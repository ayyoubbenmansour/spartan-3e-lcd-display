==> flow/design.v <==
`timescale 1ns / 1ps
module LCD_Verilog( clk, sf_e, e, rs, rw, db_4, db_3, db_2, db_1 );
	(* LOC = "C9" *) input clk;  
	(* LOC = "D16" *) output reg sf_e;  
	(* LOC = "M18" *) output reg e;  
	(* LOC = "L18" *) output reg rs;  
	(* LOC = "L17" *) output reg rw;  
	(* LOC = "M15" *) output reg db_4;  
	(* LOC = "P17" *) output reg db_3;  
	(* LOC = "R16" *) output reg db_2;  
	(* LOC = "R15" *) output reg db_1;  
	reg [ 26 : 0 ] count = 0;	 
	reg [ 5 : 0 ] code;			 
	reg refresh;	
	always @ (posedge clk) begin
		count <= count +1;
		case ( count[ 26 : 21 ] )	 
			0: code <= 6'h03;			 
			1: code <= 6'h03;			 
			2: code <= 6'h03;			 
			3: code <= 6'h02;			 
			4: code <= 6'h02;			 
			5: code <= 6'h08;			 
			6: code <= 6'h00; 			 
			7: code <= 6'h06;			 
			8: code <= 6'h00;			 
			9: code <= 6'h0C;			 
			10: code <= 6'h00;			 
			11: code <= 6'h01;			 
			12: code <= 6'h25;		 
			13: code <= 6'h23;		 
			14: code <= 6'h25;		 
			15: code <= 6'h23;		 
			16: code <= 6'h24;		 
			17: code <= 6'h25;		 
			18: code <= 6'b001100;	 
			19: code <= 6'b000000;	 
			20: code <= 6'h24;		 
			21: code <= 6'h25;		 
			22: code <= 6'h24;		 
			23: code <= 6'h2E;		 
			24: code <= 6'h25;		 
			25: code <= 6'h23;		 
			26: code <= 6'h24;		 
			27: code <= 6'h29;		 
			28: code <= 6'h24;		 
			29: code <= 6'h21;		 
			30: code <= 6'h25;		 
			31: code <= 6'h23;		 
			default: code <= 6'h10;	 
		endcase
		refresh <= count[ 20 ];  
		sf_e <= 1;
		{ e, rs, rw, db_4, db_3, db_2, db_1 } <= { refresh, code };
	end  
endmodule
## Tool chain data of LCD_Verilog

Tool output for the design above, in the order of the flow.
Line numbers count from 1 in the design file above.
Operators: Yosys type, input widths -> output width; for muxes data width and select width s.
Cell names lack the library's common part.
Not given: -

| set-up | value |
|---|---|
| design top | LCD_Verilog |
| clock | clk |
| library | sky130hd |
| timing corner | tt_025C_1v80 |

## Word level

Source: Yosys, flattened and elaborated, memories not mapped. Widths are those after wreduce; folded enables and synchronous resets count as part of the registers. Registers that Yosys merges into a memory's read port (data or address) are not register bits. Print and check cells do not count. Equal cells are merged and count once.
Yosys's memory passes give these memory sizes; they may raise the number of words (mostly to a power of two), join words into wider ones and drop unused or constant bits.

| storage and ports | value |
|---|---|
| register bits | 41 |
| ROM bits | 160 |
| word width x clocked read ports | 5 |
| memories | 1 |
| input port bits | 1 |
| output and inout bits | 8 |
| elaborated cells | 12 |

Memory list:

| name | words | width | rd ports | write ports | line | source |
|---|---|---|---|---|---|---|
| (name not given) | 32 | 5 | 1 | 0 | 17 | `case ( count[ 26 : 21 ] )` |

| cells by class | value |
|---|---|
| add/sub/neg operators | 1 |

Operators with widths:

| cell | number |
|---|---|
| $add 27x1->27 const B | 1 |

## Logic depth

Depth = most cells in a row (Yosys ltp): at word level without a register or memory, in the mapped netlist without a sequential cell, where the memories' decode and read muxes count.

| depth | value |
|---|---|
| depth after elaboration | 1 |
| ABC_AREA | 0 |
| depth in mapped cells | 6 |
| depth with buffers taken out | 6 |

## Netlist

Source: synth_stat.txt of the flow (Yosys; design flattened, memories mapped). It holds for the ABC_AREA given above (unset counts as 0); a run with the other value may have another netlist.
Totals and module areas in this step are rounded.

Cell types:

| type | number | total area (µm²) |
|---|---|---|
| dfxtp_1 | 41 | 820.787 |
| xnor2_1 | 20 | 175.168 |
| ha_1 | 7 | 87.584 |
| nand4_1 | 9 | 56.304 |
| nand3_1 | 10 | 50.048 |
| xor2_1 | 5 | 43.792 |
| nand2_1 | 11 | 41.29 |
| nor2_1 | 8 | 30.029 |
| and3_1 | 4 | 25.024 |
| nand4_4 | 1 | 21.27 |
| buf_2 | 4 | 20.019 |
| inv_1 | 5 | 18.768 |
| nor3_4 | 1 | 16.266 |
| a21oi_1 | 3 | 15.014 |
| nand3b_1 | 2 | 15.014 |
| nor4b_2 | 1 | 15.014 |
| o21ai_0 | 3 | 15.014 |
| nor2b_1 | 2 | 12.512 |

Not listed: further types 17, cells in them 17.

| synthesis totals | value |
|---|---|
| standard cells after synthesis | 154 |
| chip area (Yosys) | 1,600 µm² |
| sequential part of the area | 820 µm² |
| mapped flip-flops | 41 |
| buffer cells | 5 |

## Path before layout

Path of least setup slack by OpenSTA after synthesis, without wires, with an ideal clock, recovery checks aside; 20% of the period is set as input and as output delay. Where synthesis merged equal registers, the netlist keeps one of their names.

| path post-synthesis | value |
|---|---|
| kind | register to register |
| start | register count[21] |
| end | register code[0] |
| period | 1.42 ns |
| setup time | 0.086 ns |
| launch time at the first pin | 0.000 ns |
| data arrival time | 1.315 ns |
| data required time | 1.334 ns |
| path slack | 0.020 ns |
| path delay | 1.401 ns |
| stages | 7 |
| path buffers | 0 |
| synthesis period reached | 1.4 ns |

"path delay" = arrival - input delay + setup time.
"stages" counts driving pins, that of a launching flip-flop among them; a cell with two outputs on the path counts twice.
"synthesis period reached" is the clock period less the worst setup slack; recovery checks do not enter. This is arithmetic on one report: input and output delays are still those of the set period (20% each).
At most two assigning lines are given for a register; there are more.

| on the way, post-synthesis | value |
|---|---|
| cell sequence | dfxtp_1 inv_1 ha_1 mux2_2 nand2_1 o21ai_0 a211oi_1 |

RTL lines, path post-synthesis:

| element | line | source |
|---|---|---|
| start, declared | 12 | `reg [ 26 : 0 ] count = 0;` |
| start, assigned | 16 | `count <= count +1;` |
| end, assigned | 18 | `0: code <= 6'h03;` |
| end, assigned | 19 | `1: code <= 6'h03;` |
| end, declared | 13 | `reg [ 5 : 0 ] code;` |

Chain of elaborated cells between the ends: none given.

## Worst path after layout

Path of least setup slack in the final report of flow run A (OpenROAD, finished layout, wires in). Where an end is a register, its clock arrival counts in the times.

| path post-layout | value |
|---|---|
| kind | register to register |
| start | register count[21] |
| end | register code[0] |
| period | 1.06 ns |
| setup time | 0.09 ns |
| launch time at the first pin | 0.28 ns |
| data arrival time | 1.52 ns |
| data required time | 1.25 ns |
| path slack | -0.27 ns |
| stages | 7 |
| path buffers | 0 |

At most two assigning lines are given for a register; there are more.

| on the way, post-layout | value |
|---|---|
| cell sequence | dfxtp_4 inv_6 ha_4 mux2_4 nand2_2 o21ai_2 a211oi_1 |

RTL lines, path post-layout:

| element | line | source |
|---|---|---|
| start, declared | 12 | `reg [ 26 : 0 ] count = 0;` |
| start, assigned | 16 | `count <= count +1;` |
| end, assigned | 18 | `0: code <= 6'h03;` |
| end, assigned | 19 | `1: code <= 6'h03;` |
| end, declared | 13 | `reg [ 5 : 0 ] code;` |

Chain of elaborated cells between the ends: none given.

Module LCD_Verilog, platform sky130hd: 2 stored runs of the flow (Yosys, OpenROAD) with differing settings, in no particular order. Input and output delays are each 20% of the period that was set; the output load is 0.01 pF.
"period achieved": clock period set for the run, less the worst setup slack. It is reckoned from that one timing run; input and output delays stay at 20% of the period that was set.
By "worst setup path time" is meant the share of the clock period that the worst setup path is allowed (20% is reserved at inputs, 20% at outputs), minus its slack. Clock arrival times at its registers enter into it.
By "total power after layout" is meant OpenSTA's value without simulated activity: inputs other than the clock are taken to toggle once in ten clock periods, and the tool carries that through the logic.
Measured values are rounded.

#### Flow run A

| setting | value |
|---|---|
| period_ns | `1.06` |
| CORE_UTILIZATION | `19` |
| PLACE_DENSITY | `0.77` |
| CORE_ASPECT_RATIO | `1.48` |
| CELL_PAD_IN_SITES_GLOBAL_PLACEMENT | `2` |
| TNS_END_PERCENT | `45` |
| GPL_TIMING_DRIVEN | `1` |
| SLEW_MARGIN | `40` |
| CAP_MARGIN | `20` |
| CORE_MARGIN | `2` |

| result | value |
|---|---|
| chip area after synthesis (Yosys) | 1,600 µm² |
| full die area | 9,300 µm² |
| standard-cell area of the final layout | 2,500 µm² |
| post-route utilization | 31 % |
| worst setup slack after layout | -0.27 ns |
| post-route setup TNS | -3.4 ns |
| worst hold slack in the final report | 0.33 ns |
| total power after layout | 3.2 mW |
| period achieved | 1.334 ns |
| worst setup path time | 1.33 ns |
| kind of the worst setup path | register to register |

#### Flow run B

| setting | value |
|---|---|
| period_ns | `1.4` |
| CAP_MARGIN | `20` |
| CORE_MARGIN | `2` |
| CORE_UTILIZATION | `40` |
| SLEW_MARGIN | `20` |

| result | value |
|---|---|
| chip area after synthesis (Yosys) | 1,600 µm² |
| full die area | 4,600 µm² |
| standard-cell area of the final layout | 2,100 µm² |
| post-route utilization | 52 % |
| worst setup slack after layout | 0.022 ns |
| post-route setup TNS | 0.000 ns |
| worst hold slack in the final report | 0.33 ns |
| total power after layout | 2.1 mW |
| period achieved | 1.378 ns |
| worst setup path time | 1.38 ns |
| kind of the worst setup path | register to register |
